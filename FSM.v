==> flow/design.v <==
module FinalB58
	(
		CLOCK_50,						 
        KEY,
        SW,
		VGA_CLK,   						 
		VGA_HS,							 
		VGA_VS,							 
		VGA_BLANK_N,						 
		VGA_SYNC_N,						 
		VGA_R,   						 
		VGA_G,	 						 
		VGA_B,   						 
		LEDR,
		LEDG
	);
	input			CLOCK_50;				 
	input   [17:0]   SW;
	input   [3:0]   KEY;
	output			VGA_CLK;   				 
	output			VGA_HS;					 
	output			VGA_VS;					 
	output			VGA_BLANK_N;				 
	output			VGA_SYNC_N;				 
	output	[9:0]	VGA_R;   				 
	output	[9:0]	VGA_G;	 				 
	output	[9:0]	VGA_B;   				 
	output [17:0] LEDR;
	output [7:0] LEDG;
	wire resetn;
	assign resetn = KEY[0];
	wire [2:0] colour;
	wire [7:0] x;
	wire [6:0] y;
	wire writeEn; 
	wire card1, card2;
    wire [17:0] tc1;
	wire [17:0] tc2;
	 wire [1:0] player;
	 wire [1:0] splayer;
	 datapath d0(.clk(CLOCK_50),
    .resetn(KEY[0]),
    .TEMP_match(SW[17:0]),
    .card1(card1), 
	.card2(card2),
	.cc1(tc1),
	.cc2(tc2),
	.ply(splayer),
    .output_X(x),
	.output_Y(y),
	.match_the_card(writeEn),
	.card_chosen_1(tc1),
	.card_chosen_2(tc2),
	.data_result_colour(colour),
	.LEDS(LEDR[9:0]),
	.is_correct(splayer)
	);
	assign LEDG[1:0] = splayer;
     FSM c0(.clk(CLOCK_50),
    .resetn(KEY[0]),
    .go(~KEY[3]),  
	 .matching(1'b1),
	.match_the_cards(writeEn),
   .card1(card1), 
	.card2(card2)
	);
   wire can_move;
   reg out;
endmodule
module FSM_Players(
    input clk,
    input resetn,
    input go,
	input writeEn,
    output reg [1:0] player
    );
    reg [6:0] current_state, next_state; 
    localparam  Player1        = 4'd0,
                Player2        = 4'd1;
    always@(negedge go)  
    begin: state_table
            case (current_state)
                Player1: next_state = go && writeEn ? Player1 : Player2;  
                Player2: next_state = go && writeEn ? Player2 : Player1;  
                default:     next_state = Player1;
        endcase
    end  
    always @(*)
    begin: enable_signals
	player = 2'b00;
        case (current_state)
            Player1: begin
                player = 2'b01;
                end
            Player2: begin
                player = 2'b10;
                end
        endcase
    end  
    always@(posedge clk)
    begin: state_FFs	   
        if(!resetn)
            current_state <= Player1;
        else
            current_state <= next_state;
    end  
endmodule
module FSM(
    input clk,
    input resetn,
    input go,
    input matching,  
    output reg match_the_cards,
    output reg  card1, card2
    );
    reg [6:0] current_state, next_state; 
    localparam  choose_card1        = 4'd0,
                choose_card1_wait   = 4'd1,
                choose_card2        = 4'd2,
					 choose_card2_wait   = 4'd3,
                check_match 	    	= 4'd4,
					 check_match_wait    = 4'd5;
    always@(*)
    begin: state_table
            case (current_state)
                choose_card1: next_state = go ? choose_card1_wait : choose_card1;  
                choose_card1_wait: next_state = go ? choose_card1_wait : choose_card2;  
                choose_card2: next_state = go ? choose_card2_wait : choose_card2;  
                choose_card2_wait: next_state = go ? choose_card2_wait : check_match;  
                check_match: next_state = go ? check_match_wait : check_match;  
					 check_match_wait: next_state = go ? check_match_wait : choose_card1;  
                default:     next_state = choose_card1;
        endcase
    end  
    always @(*)
    begin: enable_signals
        card1 = 1'b0;
        card2 = 1'b0;
        match_the_cards = 1'b0;
        case (current_state)
            choose_card1: begin
                card1 = 1'b1;
                end
	        choose_card1_wait: begin
                card1 = 1'b1;  
                end
            choose_card2: begin
                card2 = 1'b1;
                end
			choose_card2_wait: begin
                card2 = 1'b1;  
                end
            check_match: begin
                match_the_cards = 1'b1;
                end
			check_match_wait : begin
				match_the_cards = 1'b1; 
				end
        endcase
    end  
    always@(posedge clk)
    begin: state_FFs
        if(!resetn)
            current_state <= choose_card1;
        else
            current_state <= next_state;
    end  
endmodule
module datapath(
    input clk,
    input resetn,
    input [17:0] TEMP_match,
    input card1, card2, 
	 input [17:0] cc1, 
	 input [17:0] cc2,
	 input [1:0] ply,
	 input match_the_card,
	 output [9:0] LEDS,
    output [7:0] output_X, 
	output [6:0] output_Y,
	output [17:0] card_chosen_1,
	output [17:0] card_chosen_2,
	output reg [2:0] data_result_colour,
	output reg [1:0] is_correct
    );
    reg [5:0] otp = 6'b000000;
	 reg [17:0] c1;
	 reg [17:0] c2;
	 reg mat;
	 always@(posedge clk)
	 begin
		if (!resetn)
		begin
			otp <= 6'b000000;
		end
		else
		begin
			if (match_the_card)
			begin
				otp <= 6'b111111;
				if ((cc1[17] == 1'b1) && (cc2[10] == 1'b1)|| 
					 (cc1[16] == 1'b1) && (cc2[0] == 1'b1)|| 
					 (cc1[15] == 1'b1) && (cc2[4] == 1'b1)|| 
					 (cc1[14] == 1'b1) && (cc2[3] == 1'b1)|| 
					 (cc1[13] == 1'b1) && (cc2[2] == 1'b1)|| 
					 (cc1[12] == 1'b1) && (cc2[11] == 1'b1)|| 
					 (cc1[9] == 1'b1) && (cc2[7] == 1'b1)|| 
					 (cc1[8] == 1'b1) && (cc2[5] == 1'b1)|| 
					 (cc1[6] == 1'b1) && (cc2[1] == 1'b1))
				begin
					mat <= 1'b1;
					is_correct <= ply;
				end
				else
				begin
					otp <= 6'b100001;
					mat <= 1'b0;
					is_correct <= ~ply;
					c2 <= 18'b100000000000000000;
					c1 <= 18'b000000010000000000;
				end
			end
			else if (card1)
			begin
				otp <= 6'b000001;
				c1 <= TEMP_match;
			end
			else if (card2)
			begin
				otp <= 6'b10000;
				c2 <= TEMP_match;
			end
		end
	end
	assign LEDS[5:0] = otp;
	assign LEDS[9] = mat;
	assign card_chosen_1 = c1;
	assign card_chosen_2 = c2;
endmodule
# == Step by step through the tools: FinalB58 ==
# The steps from the RTL of FinalB58 to its reports follow in flow order.
# Lines are those of the file above, counted from 1.
# Operators carry their Yosys type and port widths (W data, S select, Z words).
# Library cell names are shortened.
# Not given: -
# design
top_module,FinalB58
clock,CLOCK_50
cell_library,sky130hd
pvt_corner,tt_025C_1v80

# == Word level ==
# Yosys after proc, flatten, opt, wreduce and memory -nomap, before mapping. Memory bits, and registers merged into a memory's read port (data or address), are not among the register bits. Print and check cells are not counted.
# bits
register_bits,46
wordCells,66
out_inout_bits,61
inputBits,23
# op_classes
eq_ne,7
reduce_and_logical,28
n_logic,2
muxes,23
# ops
op,count
$mux W18,3
$mux W12,4
$pmux W4 S6,1
$mux W6,3
$eq A7 B2 Y1 const B,2
$eq A7 B3 Y1 const B,2
$logic_and A1 B1 Y1,9
$logic_or A1 B1 Y1,8
$eq A7 B1 Y1 const B,1
$logic_not A7 Y1,1
$mux W1,7
$reduce_or A2 Y1,3
$reduce_and A3 Y1,2
$mux W3,2
$mux W5,1
$ne A2 B2 Y1 const B,2
$reduce_bool A2 Y1,2
$reduce_and A4 Y1,1
$mux W2,2
$reduce_bool A3 Y1,1
$not A2 Y2,1
$reduce_and A2 Y1,1
$not A1 Y1,1

# == Logic depth ==
# Depth = most cells in a row (Yosys ltp): at word level without a register or memory, in the mapped netlist without a sequential cell, where the memories' decode and read muxes count.
# logic_depth
word_depth,11
ABC_AREA,0
mapped_depth,3
mapped_depth_nobuf,3

# == Netlist ==
# Yosys stat after the flow's synthesis: flattened, memories mapped to cells. It holds for the ABC_AREA given above (unset counts as 0); a run with the other value may have another netlist.
# types
type,count,area_total_um2
edfxtp_1,21,630.605
buf_4,55,412.896
dfxtp_1,10,200.192
and2_1,18,112.608
nor2_1,11,41.29
a22oi_1,3,22.522
nand2_1,6,22.522
nor4_4,1,21.27
a21oi_1,4,20.019
a311oi_1,2,17.517
nand3_1,3,15.014
nand3b_1,2,15.014
or3_1,2,12.512
inv_1,3,11.261
a222oi_1,1,10.01
o21ai_1,2,10.01
clkbuf_1,2,7.507
nor3b_1,1,7.507
# Other cell types: 6; their cells: 6.
# mapped
cells,153
ff_cells,31
yosys_area_mm2,0.0016228
# By module: a second synthesis without flattening, with its own total; a netlist apart from the flattened one above.
# unflattened
hier_cells,185
area_unflattened_mm2,0.002311
# Each row is one instance without its submodules.
# by_module
mod,n_cells,mod_area_mm2,n_inst
datapath,113,0.0017329,1
FinalB58,52,0.0003791,1
FSM,20,0.0001989,1

# == Timing after synthesis ==
# Source: OpenSTA report_checks on the synthesized netlist (no wires, ideal clock, input and output delay 20% of the period each), path of least setup slack; recovery checks are left aside. Register names are those of the netlist, which keeps one name where synthesis merged equal registers.
# synth_timing
kind,register to register
start,register d0.c1[9]
end,register d0.c2[0]
delay_ns,1.899
required_time_ns,1.554
setup_slack_ns,0.031
t_arrival_ns,1.523
tclk_ns,1.93
path_stages,4
period_less_setup_slack_ns,1.899
# "delay_ns" is the arrival time less input delay plus setup time.
# "path_stages" counts driving pins, that of a launching flip-flop among them; a cell with two outputs on the path counts twice.
# "period_less_setup_slack_ns" = period - worst setup slack (recovery checks aside). The figure is calculated, with input and output delays left at 20% of the set period.
# The rows between start and end are the longest chain of elaborated cells between them; the timing report does not say that the signal goes this way. Where chains are equally long, one stands for them.
# A line is the first line of the expression or statement that the cell stems from. Yosys adds cells for indexed reads and writes and turns some case tables into memories.
# Only ways into the end's enable, where the timed path ends, are counted here.
# synth_via
path_cell_list,edfxtp_1 a222oi_1 nand3_1 o21ai_1
elab_chain_len,6
cone_cells,6
cone_classes,1 x eq/ne; 5 x reduce/logical
# synth_lines
item,line,text
from (decl),187,reg [17:0] c1;
from (assign),220,c1 <= 18'b000000010000000000;
from (assign),226,c1 <= TEMP_match;
$logic_and A1 B1 Y1,207,(cc1[9] == 1'b1) && (cc2[7] == 1'b1)||
$logic_or A1 B1 Y1 (3 in a row),201,if ((cc1[17] == 1'b1) && (cc2[10] == 1'b1)||
$ne A2 B2 Y1,-,
$reduce_and A4 Y1,-,
to (assign),219,c2 <= 18'b100000000000000000;
to (assign),231,c2 <= TEMP_match;
to (decl),188,reg [17:0] c2;

# == Timing after layout ==
# From the final timing report of flow run A: the path of least setup slack in the routed layout; clock arrival at registers is part of the times.
# layout_timing
kind,input to register
start,input port KEY[0]
end,register d0.c1[17]
t_arrival_ns,2.16
setup_slack_ns,0.95
tclk_ns,3.18
path_stages,4
required_time_ns,3.11
in_delay_ns,0.64
# The rows between start and end are the longest chain of elaborated cells between them; the timing report does not say that the signal goes this way. Where chains are equally long, one stands for them.
# layout_via
path_cell_list,clkdlybuf4s50_1 inv_1 or3_1 o21ai_2
elab_chain_len,1
cone_cells,1
cone_classes,1 x reduce/logical
# layout_lines
item,line,text
from (decl),19,input [3:0] KEY;
$reduce_and A3 Y1,-,
to (assign),220,c1 <= 18'b000000010000000000;
to (assign),226,c1 <= TEMP_match;
to (decl),187,reg [17:0] c1;

Add stored flow runs of FinalB58

Top module FinalB58; platform sky130hd; tools Yosys and OpenROAD; 2 stored runs in no particular order. Input and output delays are each 20% of the period that was set; the output load is 0.01 pF.
"timing.achieved_period_ns" is the run's clock period less its worst setup slack. It is reckoned from that one timing run; input and output delays stay at 20% of the period that was set.
By "worst_path_allowed_less_slack_ns" is meant the share of the clock period that the worst setup path is allowed (20% is reserved at inputs, 20% at outputs), minus its slack. Clock arrival times at its registers enter into it.
"totalPower_uw" is the tool's figure for a default switching activity; nothing was simulated.

Flow run A, flow files:
==> flow/run.sh <==
#!/bin/bash
# the make line also repeats the synthesis and layout settings of config.mk as NAME=value (left out here)
make -C /OpenROAD-flow-scripts/flow DESIGN_CONFIG=/design/flow/config.mk WORK_HOME=/design/flow/orfs CLKGATE_MAP_FILE= finish
==> flow/config.mk <==
export PLATFORM = sky130hd
export DESIGN_NAME = FinalB58
export DESIGN_NICKNAME = FinalB58
export VERILOG_FILES = /design/flow/design.v
export SDC_FILE = /design/flow/constraint.sdc
export NUM_CORES = 4
export LEC_CHECK = 0
export ABC_AREA = 0
export CAP_MARGIN = 20
export CELL_PAD_IN_SITES_DETAIL_PLACEMENT = 2
export CELL_PAD_IN_SITES_GLOBAL_PLACEMENT = 1
export CORE_MARGIN = 2
export CORE_UTILIZATION = 44
export GPL_ROUTABILITY_DRIVEN = 0
export PLACE_DENSITY_LB_ADDON = 0.12
export SLEW_MARGIN = 40
==> flow/constraint.sdc <==
create_clock -name core_clock -period 3.18 [get_ports {CLOCK_50}]
set_input_delay 0.6360 -clock core_clock [delete_from_list [all_inputs] [get_ports {CLOCK_50}]]
set_output_delay 0.6360 -clock core_clock [all_outputs]
set_load 0.01 [all_outputs]

==> results of flow run A, as CSV <==
result,value
die_mm2,0.00419
finish.stdcell_area_mm2,0.001843
worst_hold_slack_ns,0.497
worst_path_allowed_less_slack_ns,1.59
path_kind,"input to register"
totalPower_uw,839
worstSetupSlack_ns,0.949
setupTns_ns,0.000
timing.achieved_period_ns,2.231
final_util_pct,51.1
ys_area_mm2,0.0016228

Flow run B, flow files:
==> flow/run.sh <==
#!/bin/bash
# the make line also repeats the synthesis and layout settings of config.mk as NAME=value (left out here)
make -C /OpenROAD-flow-scripts/flow DESIGN_CONFIG=/design/flow/config.mk WORK_HOME=/design/flow/orfs CLKGATE_MAP_FILE= finish
==> flow/config.mk <==
export PLATFORM = sky130hd
export DESIGN_NAME = FinalB58
export DESIGN_NICKNAME = FinalB58
export VERILOG_FILES = /design/flow/design.v
export SDC_FILE = /design/flow/constraint.sdc
export NUM_CORES = 4
export LEC_CHECK = 0
export CAP_MARGIN = 20
export CELL_PAD_IN_SITES_GLOBAL_PLACEMENT = 3
export CORE_ASPECT_RATIO = 1.26
export CORE_MARGIN = 7
export CORE_UTILIZATION = 60
export CTS_CLUSTER_DIAMETER = 38
export GPL_ROUTABILITY_DRIVEN = 1
export GPL_TIMING_DRIVEN = 0
export PLACE_DENSITY_LB_ADDON = 0.05
export SETUP_SLACK_MARGIN = -0.02
export SLEW_MARGIN = 20
==> flow/constraint.sdc <==
create_clock -name core_clock -period 1.32 [get_ports {CLOCK_50}]
set_input_delay 0.2640 -clock core_clock [delete_from_list [all_inputs] [get_ports {CLOCK_50}]]
set_output_delay 0.2640 -clock core_clock [all_outputs]
set_load 0.01 [all_outputs]

Flow run B: did not finish, placement stopped with FLW-0024
